==> flow/design.v <==
module gcd #(parameter W=16)(
  input clk,reset,
  input data_rdy,
  input[W-1:0] operands_bits_A,operands_bits_B,
  input result_taken,
  output result_rdy,
  output[W-1:0] result_bits_data
);
  wire[W-1:0] A,B;
  wire clear,init,swap,subtract,set_done,done;
  gcd_controller ctrl(clk,reset,data_rdy,result_taken,A,B,done,clear,init,swap,subtract,set_done);
  datapath #(W) data(clk,operands_bits_A,operands_bits_B,clear,init,swap,subtract,set_done,A,B,done,result_rdy,result_bits_data);
endmodule
module gcd_controller #(parameter W=16)(
  input clk,reset,
  input data_rdy,
  input result_taken,
  input[W-1:0] A,B,
  input done,
  output reg clear, init, swap, subtract, set_done
);
  reg [1:0] state;
  parameter idle=2'b00;
  parameter compute=2'b01;
  parameter read_data=2'b10;
  always @(posedge clk)
    begin
      if(reset) state<=idle;
      else
        begin
          if(state==idle)
            begin
              state<=(data_rdy)?compute:idle;
            end
          else if(state==compute)
            begin
              if(done) state<=read_data;
              else
                begin
                  if(A<B) state<=compute;
                  else  state<=(B!=0)?compute:read_data;
                end
            end
          else
            begin
              state<=(result_taken)?idle:read_data;
            end
        end
    end
  always @(*)
    begin
      if(reset)
        begin
          clear=1;
          init=0;
          swap=0;
          subtract=0;
          set_done=0;
        end
      else
        begin
        case (state)
          idle:
            begin
              if(data_rdy) begin clear=0;init=1;swap=0;subtract=0;set_done=0;end
              else  begin clear=0; init=0; swap=0; subtract=0;set_done=0; end
            end
          compute:
            begin
              if (done) begin clear=0; init=0; swap=0; subtract=0;set_done=0; end
              else
                begin
                  if(A<B) begin clear=0; init=0; swap=1; subtract=0;set_done=0; end
                  else
                    begin
                      if(B!=0) begin clear=0; init=0; swap=0; subtract=1;set_done=0; end
                      else begin clear=0; init=0; swap=0; subtract=0;set_done=1; end
                    end
                end
            end
          read_data:
            begin
              if(result_taken) begin clear=1; init=0; swap=0; subtract=0;set_done=0; end
              else begin clear=0; init=0; swap=0; subtract=0;set_done=0; end
            end
          default: begin clear=0; init=0; swap=0; subtract=0;set_done=0; end
        endcase
        end
    end  
endmodule
module datapath #(parameter W=16)(
  input clk,
  input[W-1:0] operands_bits_A, operands_bits_B,
  input clear,init,swap,subtract,set_done,
  output reg [W-1:0] A,B,
  output reg done,
  output result_rdy,
  output[W-1:0] result_bits_data
); 
  always @(posedge clk)
    begin
      if(clear) begin A<=0; B<=0; done<=0; end
      else if(init) begin A<=operands_bits_A; B<=operands_bits_B; end
      else if (swap) begin A<=B; B<=A; end
      else if (subtract) begin A<=A-B; end
      else if (set_done) begin done<=1; end
    end
  assign result_rdy=done;
  assign result_bits_data=(done)?A:0;
endmodule
==> Tool chain data of gcd <==
What the tools print for gcd, step after step.
Lines are those of the file above, counted from 1.
Operators: Yosys type, input widths -> output width; for muxes data width and select width s.
Cell names lack the library's common part.
{ "design": {"top": "gcd", "clock": "clk", "lib": "sky130hd", "corner": "tt_025C_1v80"} }

==> Elaborated design <==
Source: Yosys, flattened and elaborated, memories not mapped. Widths are those after wreduce. Registers that Yosys merges into a memory's read port (data or address) are not register bits. Print and check cells do not count.
{ "bits": {"elab_cells": 49, "regBits": 35, "in_bits": 36, "out_inout_bits": 17} }
{ "classes": {"eq_ne": 2, "logic": 3, "mux": 33, "n_addsub": 1, "compare": 1, "reduce_and_logical": 5} }
{ "op_table": {"columns": ["operator", "count"], "rows": [
  ["$mux 16", 6],
  ["$mux 1", 21],
  ["$sub 16x16->16", 1],
  ["$lt 16x16->1", 1],
  ["$reduce_bool 16->1", 1],
  ["$mux 2", 6],
  ["$reduce_and 4->1", 1],
  ["$not 1->1", 3],
  ["$reduce_bool 3->1", 1],
  ["$eq 2x1->1 const B", 1],
  ["$eq 2x2->1 const B", 1],
  ["$logic_not 2->1", 1],
  ["$reduce_bool 2->1", 1]
]} }

==> Longest topological paths <==
Longest topological path by Yosys (ltp), each cell counted once; first at word level (registers and memories cut), then after technology mapping (sequential cells cut; the memories' decode and read muxes count).
{ "depth": {"depth_word": 9, "abc_area": 0, "ltp_mapped": 13, "depth_no_buf": 12} }

==> After synthesis <==
The flow's flattened synthesis, as Yosys stat reports it; memories are mapped. The netlist is that of the ABC_AREA named above (0 if unset); the other value can give another one.
The area totals of this step are shown rounded.
{ "types": {"columns": ["type", "count"], "rows": [
  ["dfxtp_1", 36],
  ["a21oi_1", 53],
  ["ha_1", 16],
  ["a211oi_1", 21],
  ["nor2_1", 35],
  ["nand2_1", 28],
  ["o21ai_0", 21],
  ["and2_1", 16],
  ["inv_1", 21],
  ["o221ai_1", 9],
  ["xnor2_1", 8],
  ["o211ai_1", 8],
  ["a31oi_1", 9],
  ["clkbuf_1", 14],
  ["a32o_1", 3],
  ["nand3_1", 6],
  ["xor2_1", 3],
  ["nor3_1", 5]
]} }
Other cell types: 33; their cells: 49.
{ "synth_totals": {"yosys_area_mm2": 0.00271, "sequential_area_mm2": 0.000721, "buf_cells": 20, "ffs": 36, "cells": 361} }
By module: a second synthesis without flattening, with its own total; a netlist apart from the flattened one above.
{ "hier_totals": {"hier_cells": 443, "area_unflattened_mm2": 0.00327} }
Each row is one instance without its submodules.
{ "by_module": {"columns": ["mod", "n_cells", "seq_area_mm2", "mod_area_mm2", "instances"], "rows": [
  ["datapath (W=16)", 364, 0.000661, 0.00269, 1],
  ["gcd_controller", 79, 0.0000601, 0.000579, 1],
  ["gcd", 0, 0, 0, 1]
]} }

==> Timing after synthesis <==
Path of least setup slack by OpenSTA after synthesis, without wires, with an ideal clock, recovery checks aside; 20% of the period is set as input and as output delay. Where synthesis merged equal registers, the netlist keeps one of their names.
{ "synth_path": {"kind": "register -> register", "start": "register data.A[0]", "end": "register data.A[12]", "path_stages": 13, "setup_slack_ns": 0.960, "period_ns": 3.56, "setup_ns": 0.117, "arrival_time_ns": 2.482, "t_required_ns": 3.443, "path_delay_ns": 2.599, "synth_period_reached_ns": 2.6} }
"path_delay_ns" = arrival - input delay + setup time.
"path_stages": output pins that drive a net of the path, with the launching flip-flop's if there is one; two outputs of one cell count as two.
"synth_period_reached_ns" is the clock period less the worst setup slack; recovery checks do not enter. This is arithmetic on one report: input and output delays are still those of the set period (20% each).
Between the ends stands the longest chain of elaborated cells between them, by number of cells; it is not shown to be the way that was timed. Of several equally long chains one is given.
Each line given opens the expression or statement behind the cell; cells for indexed reads and writes are added by Yosys, which also makes memories of some case tables.
At most two assigning lines are given for a register; there are more.
{ "synth_between": {"path_cell_list": "dfxtp_1 inv_1 ha_1 fa_1 nor2b_1 o31a_1 nor4_4 nor2_2 a31oi_4 a21oi_4 buf_2 nor2_1 a32o_1", "elab_chain_len": 8} }
{ "synth_lines": {"columns": ["element", "line", "source"], "rows": [
  ["from (decl)", 95, "output reg [W-1:0] A,B,"],
  ["from (assign)", 103, "else if(init) begin A<=operands_bits_A; B<=operands_bits_B; end"],
  ["from (assign)", 105, "else if (subtract) begin A<=A-B; end"],
  ["$lt 16x16->1", 73, "if(A<B) begin clear=0; init=0; swap=1; subtract=0;set_done=0; end"],
  ["$mux 1", 73, null],
  ["$mux 1", 70, "if (done) begin clear=0; init=0; swap=0; subtract=0;set_done=0; end"],
  ["$mux 1", 62, "case (state)"],
  ["$mux 1", 52, "if(reset)"],
  ["$mux 16", 105, null],
  ["$mux 16", 104, "else if (swap) begin A<=B; B<=A; end"],
  ["$mux 16", 103, null],
  ["to (assign)", 103, null],
  ["to (assign)", 105, null],
  ["to (decl)", 95, null]
]} }

==> Worst path after layout <==
Path of least setup slack in the final report of entry B (OpenROAD, finished layout, wires in). Where an end is a register, its clock arrival counts in the times.
{ "layout_path": {"kind": "register -> register", "start": "register data.A[0]", "end": "register data.B[14]", "path_stages": 14, "period_ns": 1.58, "setup_ns": 0.15, "arrival_time_ns": 2.97, "setup_slack_ns": -1.23, "t_required_ns": 1.74} }
Between the ends stands the longest chain of elaborated cells between them, by number of cells; it is not shown to be the way that was timed. Of several equally long chains one is given.
At most two assigning lines are given for a register; there are more.
{ "layout_between": {"path_cell_list": "dfxtp_2 inv_2 ha_4 fa_2 nor2b_2 o31a_1 nor4_4 nor2_4 a31oi_4 buf_4 buf_6 a21oi_1 a21oi_1 a211oi_1", "elab_chain_len": 7} }
{ "layout_lines": {"columns": ["element", "line", "source"], "rows": [
  ["from (decl)", 95, "output reg [W-1:0] A,B,"],
  ["from (assign)", 103, "else if(init) begin A<=operands_bits_A; B<=operands_bits_B; end"],
  ["from (assign)", 105, "else if (subtract) begin A<=A-B; end"],
  ["$lt 16x16->1", 73, "if(A<B) begin clear=0; init=0; swap=1; subtract=0;set_done=0; end"],
  ["$mux 1", 73, null],
  ["$mux 1", 70, "if (done) begin clear=0; init=0; swap=0; subtract=0;set_done=0; end"],
  ["$mux 1", 62, "case (state)"],
  ["$mux 1", 52, "if(reset)"],
  ["$mux 16", 104, "else if (swap) begin A<=B; B<=A; end"],
  ["$mux 16", 103, null],
  ["to (assign)", 102, "if(clear) begin A<=0; B<=0; done<=0; end"],
  ["to (assign)", 103, null],
  ["to (decl)", 95, null]
]} }

# Flow runs of gcd

Top module gcd; platform sky130hd; tools Yosys and OpenROAD; 2 stored runs in no particular order. Input and output delays are each 20% of the period that was set; the output load is 0.01 pF.
"clock_period_reached_ns": clock period set for the run, less the worst setup slack. It is reckoned from that one timing run; input and output delays stay at 20% of the period that was set.
"critical_path_time_ns" means the part of the period allowed to the worst setup path (the constraints hold back 20% at inputs and 20% at outputs) less its slack; where the path has registers, the arrival times of their clocks count too.
Measured values are rounded.

Entry A
==> flow/run.sh <==
#!/bin/bash
# the make line also repeats the synthesis and layout settings of config.mk as NAME=value (left out here)
make -C /OpenROAD-flow-scripts/flow DESIGN_CONFIG=/design/flow/config.mk WORK_HOME=/design/flow/orfs CLKGATE_MAP_FILE= finish
==> flow/config.mk <==
export PLATFORM = sky130hd
export DESIGN_NAME = gcd
export DESIGN_NICKNAME = gcd
export VERILOG_FILES = /design/flow/design.v
export SDC_FILE = /design/flow/constraint.sdc
export NUM_CORES = 4
export LEC_CHECK = 0
export CAP_MARGIN = 20
export CELL_PAD_IN_SITES_GLOBAL_PLACEMENT = 1
export CORE_ASPECT_RATIO = 1.02
export CORE_MARGIN = 2
export CORE_UTILIZATION = 71
export CTS_CLUSTER_DIAMETER = 317
export CTS_CLUSTER_SIZE = 34
export MAX_ROUTING_LAYER = met4
export MIN_ROUTING_LAYER = met1
export PLACE_DENSITY_LB_ADDON = 0.09
export SETUP_SLACK_MARGIN = 0.11
export SLEW_MARGIN = 35
export TNS_END_PERCENT = 55
==> flow/constraint.sdc <==
create_clock -name core_clock -period 2.87 [get_ports {clk}]
set_input_delay 0.5740 -clock core_clock [delete_from_list [all_inputs] [get_ports {clk}]]
set_output_delay 0.5740 -clock core_clock [all_outputs]
set_load 0.01 [all_outputs]

==> results of entry A, as JSON <==
{
  "outcome": "no results, placement failed with FLW-0024"
}

Entry B
==> flow/run.sh <==
#!/bin/bash
# the make line also repeats the synthesis and layout settings of config.mk as NAME=value (left out here)
make -C /OpenROAD-flow-scripts/flow DESIGN_CONFIG=/design/flow/config.mk WORK_HOME=/design/flow/orfs CLKGATE_MAP_FILE= finish
==> flow/config.mk <==
export PLATFORM = sky130hd
export DESIGN_NAME = gcd
export DESIGN_NICKNAME = gcd
export VERILOG_FILES = /design/flow/design.v
export SDC_FILE = /design/flow/constraint.sdc
export NUM_CORES = 4
export LEC_CHECK = 0
export CAP_MARGIN = 20
export CORE_MARGIN = 2
export CORE_UTILIZATION = 49
export GPL_TIMING_DRIVEN = 0
export PLACE_DENSITY_LB_ADDON = 0.24
export SETUP_SLACK_MARGIN = 0.28
export SLEW_MARGIN = 20
==> flow/constraint.sdc <==
create_clock -name core_clock -period 1.58 [get_ports {clk}]
set_input_delay 0.3160 -clock core_clock [delete_from_list [all_inputs] [get_ports {clk}]]
set_output_delay 0.3160 -clock core_clock [all_outputs]
set_load 0.01 [all_outputs]

==> results of entry B, as JSON <==
{
  "hold_worst_slack_ns": 0.506,
  "setup_tns_ns": -40.6,
  "setup_worst_slack_ns": -1.23,
  "critical_path_time_ns": 2.81,
  "worst_path_kind": "register -> register",
  "fin_util_pct": 81.2,
  "dieArea_mm2": 0.00614,
  "yosys_chip_area_mm2": 0.00271,
  "clock_period_reached_ns": 2.808
}
